==> flow/design.v <==
module cocochip_classifier (
    input  logic        clk,             
    input  logic        reset_n,         
    input  logic        start,           
    input  logic [7:0]  adc_data,        
    input  logic        adc_data_valid,  
    output logic [1:0]  adc_channel_sel,  
    output logic [2:0]  ledr             
);
    logic [7:0] adc_data_sync;
    logic adc_data_valid_sync;
    always_ff @(posedge clk or negedge reset_n) begin
        if (!reset_n) begin
            adc_data_sync <= 8'b0;
            adc_data_valid_sync <= 1'b0;
        end else begin
            adc_data_sync <= adc_data;
            adc_data_valid_sync <= adc_data_valid;
        end
    end
    logic [7:0] peak_high, peak_mid, peak_low;
    logic [1:0] current_channel;
    logic sampling_done;
    typedef enum logic [1:0] {
        IDLE,
        SAMPLING,
        CLASSIFY,
        DISPLAY
    } state_t;
    state_t current_state, next_state;
    always_ff @(posedge clk or negedge reset_n) begin
        if (!reset_n) begin
            current_state <= IDLE;
        end else begin
            current_state <= next_state;
        end
    end
    always_comb begin
        case (current_state)
            IDLE:     next_state = start ? SAMPLING : IDLE;
            SAMPLING: next_state = (current_channel == 2'b10 && adc_data_valid_sync) ? CLASSIFY : SAMPLING;
            CLASSIFY: next_state = DISPLAY;
            DISPLAY:  next_state = IDLE;
            default:  next_state = IDLE;
        endcase
    end
    always_ff @(posedge clk or negedge reset_n) begin
        if (!reset_n) begin
            peak_high <= 8'b0;
            peak_mid <= 8'b0;
            peak_low <= 8'b0;
            current_channel <= 2'b00;
            adc_channel_sel <= 2'b00;
            sampling_done <= 1'b0;
        end else begin
            case (current_state)
                IDLE: begin
                    current_channel <= 2'b00;
                    adc_channel_sel <= 2'b00;
                    sampling_done <= 1'b0;
                end
                SAMPLING: begin
                    if (adc_data_valid_sync) begin
                        case (current_channel)
                            2'b00: peak_high <= adc_data_sync;
                            2'b01: peak_mid <= adc_data_sync;
                            2'b10: peak_low <= adc_data_sync;
                        endcase
                        if (current_channel == 2'b10) begin
                            sampling_done <= 1'b1;
                            current_channel <= 2'b00;
                        end else begin
                            current_channel <= current_channel + 1;
                        end
                        adc_channel_sel <= current_channel + 1;
                    end
                end
                default: ;
            endcase
        end
    end
    always_ff @(posedge clk or negedge reset_n) begin
        if (!reset_n) begin
            ledr <= 3'b000;
        end else begin
            case (current_state)
                CLASSIFY: begin
                    if ((peak_high >= peak_mid) && (peak_high >= peak_low)) begin
                        ledr <= 3'b001;
                    end else if ((peak_mid >= peak_high) && (peak_mid >= peak_low)) begin
                        ledr <= 3'b010;
                    end else begin
                        ledr <= 3'b100;
                    end
                end
                IDLE: begin
                    ledr <= 3'b000;
                end
                default: ;
            endcase
        end
    end
endmodule
module debouncer (
    input  logic clk,            
    input  logic reset_n,        
    input  logic button_in,      
    output logic button_out      
);
    localparam DEBOUNCE_COUNT = 1000;   
    logic [9:0] counter;
    logic button_sync;
    always_ff @(posedge clk or negedge reset_n) begin
        if (!reset_n) begin
            button_sync <= 1'b1;
        end else begin
            button_sync <= button_in;
        end
    end
    always_ff @(posedge clk or negedge reset_n) begin
        if (!reset_n) begin
            counter <= 10'b0;
            button_out <= 1'b1;
        end else begin
            if (button_sync != button_out) begin
                if (counter == DEBOUNCE_COUNT) begin
                    button_out <= button_sync;
                    counter <= 10'b0;
                end else begin
                    counter <= counter + 1;
                end
            end else begin
                counter <= 10'b0;
            end
        end
    end
endmodule
module fpga_top (
    input  logic        CLOCK_50,        
    input  logic [2:0]  KEY,             
    input  logic [7:0]  SW,              
    output logic [9:0]  LEDR             
);
    logic reset_n;
    logic start;
    logic adc_data_valid;
    logic [1:0] adc_channel_sel;
    logic key0_debounced, key1_debounced, key2_debounced;
    logic key0_prev, key1_prev, key2_prev;
    logic reset_pulse, start_pulse, data_valid_pulse;
    debouncer debounce_key0 (
        .clk(CLOCK_50),
        .reset_n(1'b1),
        .button_in(KEY[0]),
        .button_out(key0_debounced)
    );
    debouncer debounce_key1 (
        .clk(CLOCK_50),
        .reset_n(reset_n),
        .button_in(KEY[1]),
        .button_out(key1_debounced)
    );
    debouncer debounce_key2 (
        .clk(CLOCK_50),
        .reset_n(reset_n),
        .button_in(KEY[2]),
        .button_out(key2_debounced)
    );
    always_ff @(posedge CLOCK_50) begin
        key0_prev <= key0_debounced;
    end
    assign reset_pulse = !key0_prev && key0_debounced;
    logic reset_n_reg;
    always_ff @(posedge CLOCK_50) begin
        if (reset_pulse) begin
            reset_n_reg <= 1'b0;   
        end else begin
            reset_n_reg <= 1'b1;   
        end
    end
    assign reset_n = reset_n_reg;
    always_ff @(posedge CLOCK_50 or negedge reset_n) begin
        if (!reset_n) begin
            key1_prev <= 1'b1;
        end else begin
            key1_prev <= key1_debounced;
        end
    end
    assign start_pulse = key1_prev && !key1_debounced;
    logic start_latched;
    always_ff @(posedge CLOCK_50 or negedge reset_n) begin
        if (!reset_n) begin
            start_latched <= 1'b0;
        end else if (start_pulse) begin
            start_latched <= 1'b1;
        end else begin
            start_latched <= 1'b0;
        end
    end
    always_ff @(posedge CLOCK_50 or negedge reset_n) begin
        if (!reset_n) begin
            key2_prev <= 1'b1;
        end else begin
            key2_prev <= key2_debounced;
        end
    end
    assign data_valid_pulse = key2_prev && !key2_debounced;
    logic data_valid_latched;
    always_ff @(posedge CLOCK_50 or negedge reset_n) begin
        if (!reset_n) begin
            data_valid_latched <= 1'b0;
        end else if (data_valid_pulse) begin
            data_valid_latched <= 1'b1;
        end else begin
            data_valid_latched <= 1'b0;
        end
    end
    logic [2:0] classification_result;
    logic [2:0] classification_held;
    cocochip_classifier classifier (
        .clk(CLOCK_50),
        .reset_n(reset_n),
        .start(start_latched),
        .adc_data(SW[7:0]),
        .adc_data_valid(data_valid_latched),
        .adc_channel_sel(adc_channel_sel),
        .ledr(classification_result)
    );
    always_ff @(posedge CLOCK_50 or negedge reset_n) begin
        if (!reset_n) begin
            classification_held <= 3'b000;
        end else if (classification_result != 3'b000) begin
            classification_held <= classification_result;
        end
    end
    always_comb begin
        LEDR = 10'b0000000000;
        if (reset_n) begin
            LEDR[9:8] = adc_channel_sel;  
            LEDR[2:0] = classification_held;
        end
    end
endmodule
# Reports on fpga_top
# What the tools print for fpga_top, step after step.
# Line numbers count from 1 in the design file above.
# Cell names lack the library's common part.
# The mark -- stands for no value.
# inputs
top,fpga_top
clock,CLOCK_50
cell_library,sky130hd
lib_corner,tt_025C_1v80

# After elaboration
# Counts by Yosys on the flattened word-level netlist (proc, flatten, opt, wreduce; memories kept). Register bits leave out memories and registers merged into their read ports (data or address). Print and check cells are left out. Cells with the same type and inputs are merged into one.
# classes
n_addsub,4
compare,4
equal,12
n_mux,20
bitwise,1
reduce_logical,22
# ops
operator,count
2-to-1 mux 10 bit,4
greater-or-equal comparator 8 bit,4
adder 10 x 1 -> 10 bit with constant B,3
equality test 10 bit with constant B,3
2-to-1 mux 2 bit,5
AND reduction 3 bit,3
2-to-1 mux 3 bit,3
AND reduction 2 bit,4
parallel mux 2 bit (select 4 bit),1
parallel mux 2 bit (select 2 bit),2
logical AND 1 bit,6
equality test 2 bit with constant B,3
parallel mux 3 bit (select 2 bit),1
equality test 2 x 1 -> 1 bit with constant B,2
logical NOT 2 bit,2
nonzero test 2 bit,2
2-to-1 mux 1 bit,4
!= test 1 bit,3
logical NOT 1 bit,3
nonzero test 3 bit,1
adder 2 x 1 -> 2 bit with constant B,1
!= test 2 x 1 -> 1 bit with constant B,1
OR reduction 2 bit,1
NOT 1 bit,1
# word_totals
ff_bits,87
in_bits,12
output_inout_bits,10
wordCells,88

# Logic depth
# Depth = most cells in a row (Yosys ltp): at word level without a register or memory, in the mapped netlist without a sequential cell, where the memories' decode and read muxes count.
# depth
word_depth,5
abc_area,0
ltp_mapped,7
ltp_nobuf,7

# After synthesis
# The flow's flattened synthesis, as Yosys stat reports it; memories are mapped. The netlist is that of the ABC_AREA named above (0 if unset); the other value can give another one.
# Totals and module areas in this step are rounded.
# synth_totals
mapped_cells,360
synth_area_um2,4100
sequential_area_um2,2200
ffs,89
buf_cells,7
# by_type
type,count,type_area_um2
dfrtp_1,68,1.7E+03
ha_1,33,412.896
mux2_2,26,292.781
dfxtp_1,13,260.25
dfstp_2,7,183.926
nor2_1,41,153.898
xor2_1,15,131.376
inv_1,28,105.101
xnor2_1,12,105.101
nand3_1,16,80.077
nand2_1,21,78.826
and3_1,7,43.792
a21o_1,5,37.536
buf_4,5,37.536
a21oi_1,7,35.034
a22o_1,4,35.034
and2_1,5,31.28
nand4_1,5,31.28
# Not listed: further types 24, cells in them 42.
# The figures by module come from a second, unflattened synthesis with its own total; it is not the netlist above.
# unflattened
cells_unflattened,390
area_unflattened_um2,4400
# Rows give one instance, submodules left out.
# by_module
module,n_inst,n_cells,mod_area_um2,seq_area_um2
cocochip_classifier,1,183,2200,1100
debouncer,3,59,600,300
fpga_top,1,30,350,220

# Timing after synthesis
# Source: OpenSTA report_checks on the synthesized netlist (no wires, ideal clock, input and output delay 20% of the period each), path of least setup slack; recovery checks are left aside. Register names are those of the netlist, which keeps one name where synthesis merged equal registers.
# synth_path
kind,register to output
from,reg reset_n_reg
to,out LEDR[0]
clock_period_ns,3.22
output_delay_ns,0.644
t_first_pin_ns,0.000
arrival_ns,2.433
t_required_ns,2.576
setup_slack_ns,0.143
delay_ns,2.433
driving_pins,2
path_buffers,0
period_less_setup_slack_ns,3.077
# "delay_ns" is the arrival time less input delay plus setup time.
# At an output port there is no setup time.
# "driving_pins" counts driving pins, that of a launching flip-flop among them; a cell with two outputs on the path counts twice.
# "period_less_setup_slack_ns" is the clock period less the worst setup slack; recovery checks do not enter. This is arithmetic on one report: input and output delays are still those of the set period (20% each).
# The rows between start and end are the longest chain of elaborated cells between them; the timing report does not say that the signal goes this way. Where chains are equally long, one stands for them.
# A line is the first line of the expression or statement that the cell stems from. Yosys adds cells for indexed reads and writes and turns some case tables into memories.
# synth_between
path_cell_list,dfxtp_1 -> and2_1
elab_chain_len,1
cells_between,1
lines_between,1
classes_between,1 x mux
# synth_rtl
element,line,source
start: declaration,173,logic reset_n_reg;
start: assignment,176,reset_n_reg <= 1'b0;
start: assignment,178,reset_n_reg <= 1'b1;
2-to-1 mux 3 bit,238,if (reset_n) begin
end: declaration,142,output logic [9:0]  LEDR

# Worst path after layout
# From the final timing report of entry A: the path of least setup slack in the routed layout; clock arrival at registers is part of the times.
# layout_path
kind,register to output
from,reg reset_n_reg
to,out LEDR[8]
clock_period_ns,3.41
output_delay_ns,0.68
t_first_pin_ns,0.35
arrival_ns,1.48
t_required_ns,2.73
setup_slack_ns,1.25
driving_pins,3
path_buffers,1
# The rows between start and end are the longest chain of elaborated cells between them; the timing report does not say that the signal goes this way. Where chains are equally long, one stands for them.
# layout_between
path_cell_list,dfxtp_4 -> and2_1 -> clkdlybuf4s50_1
elab_chain_len,1
cells_between,1
lines_between,1
classes_between,1 x mux
# layout_rtl
element,line,source
start: declaration,173,logic reset_n_reg;
start: assignment,176,reset_n_reg <= 1'b0;
start: assignment,178,reset_n_reg <= 1'b1;
2-to-1 mux 2 bit,238,if (reset_n) begin
end: declaration,142,output logic [9:0]  LEDR

# Top module fpga_top; platform sky130hd; tools Yosys and OpenROAD; 2 stored runs in no particular order. Input and output delays are each 20% of the period that was set; the output load is 0.01 pF.
# By "achievedPeriod_ns" is meant the clock period of the run minus its worst setup slack. This is arithmetic on one report: input and output delays are still those of the set period (20% each).
# "timing.worst_path_ns" = time allowed to the worst setup path (clock period - input delay - output delay, where it has them) - its slack; a late launch clock adds to it, a late capture clock takes from it.
# Measured values are rounded.
# A setting shown as -- is not set for that run.
stored run,period_ns,CAP_MARGIN,CORE_MARGIN,CORE_UTILIZATION,SLEW_MARGIN,PLACE_DENSITY_LB_ADDON,CELL_PAD_IN_SITES_GLOBAL_PLACEMENT,CELL_PAD_IN_SITES_DETAIL_PLACEMENT,TNS_END_PERCENT,GPL_TIMING_DRIVEN,CTS_CLUSTER_SIZE,MAX_ROUTING_LAYER,cell_area_final_um2,achievedPeriod_ns,timing.worst_path_ns,timing.worst_path_kind,final_die_area_um2,timing.setup.tns_ns,layout_utilization_pct,synthesis_area_um2,setup_ws_ns
entry A,3.41,20,2,40,20,--,--,--,--,--,--,--,4600,2.160,1.48,register to output,11000,0.000,47,4100,1.2
entry B,5.92,35,9,48,20,0.19,1,1,40,0,73,met4,4600,3.143,1.96,register to output,12000,0.000,56,4100,2.8
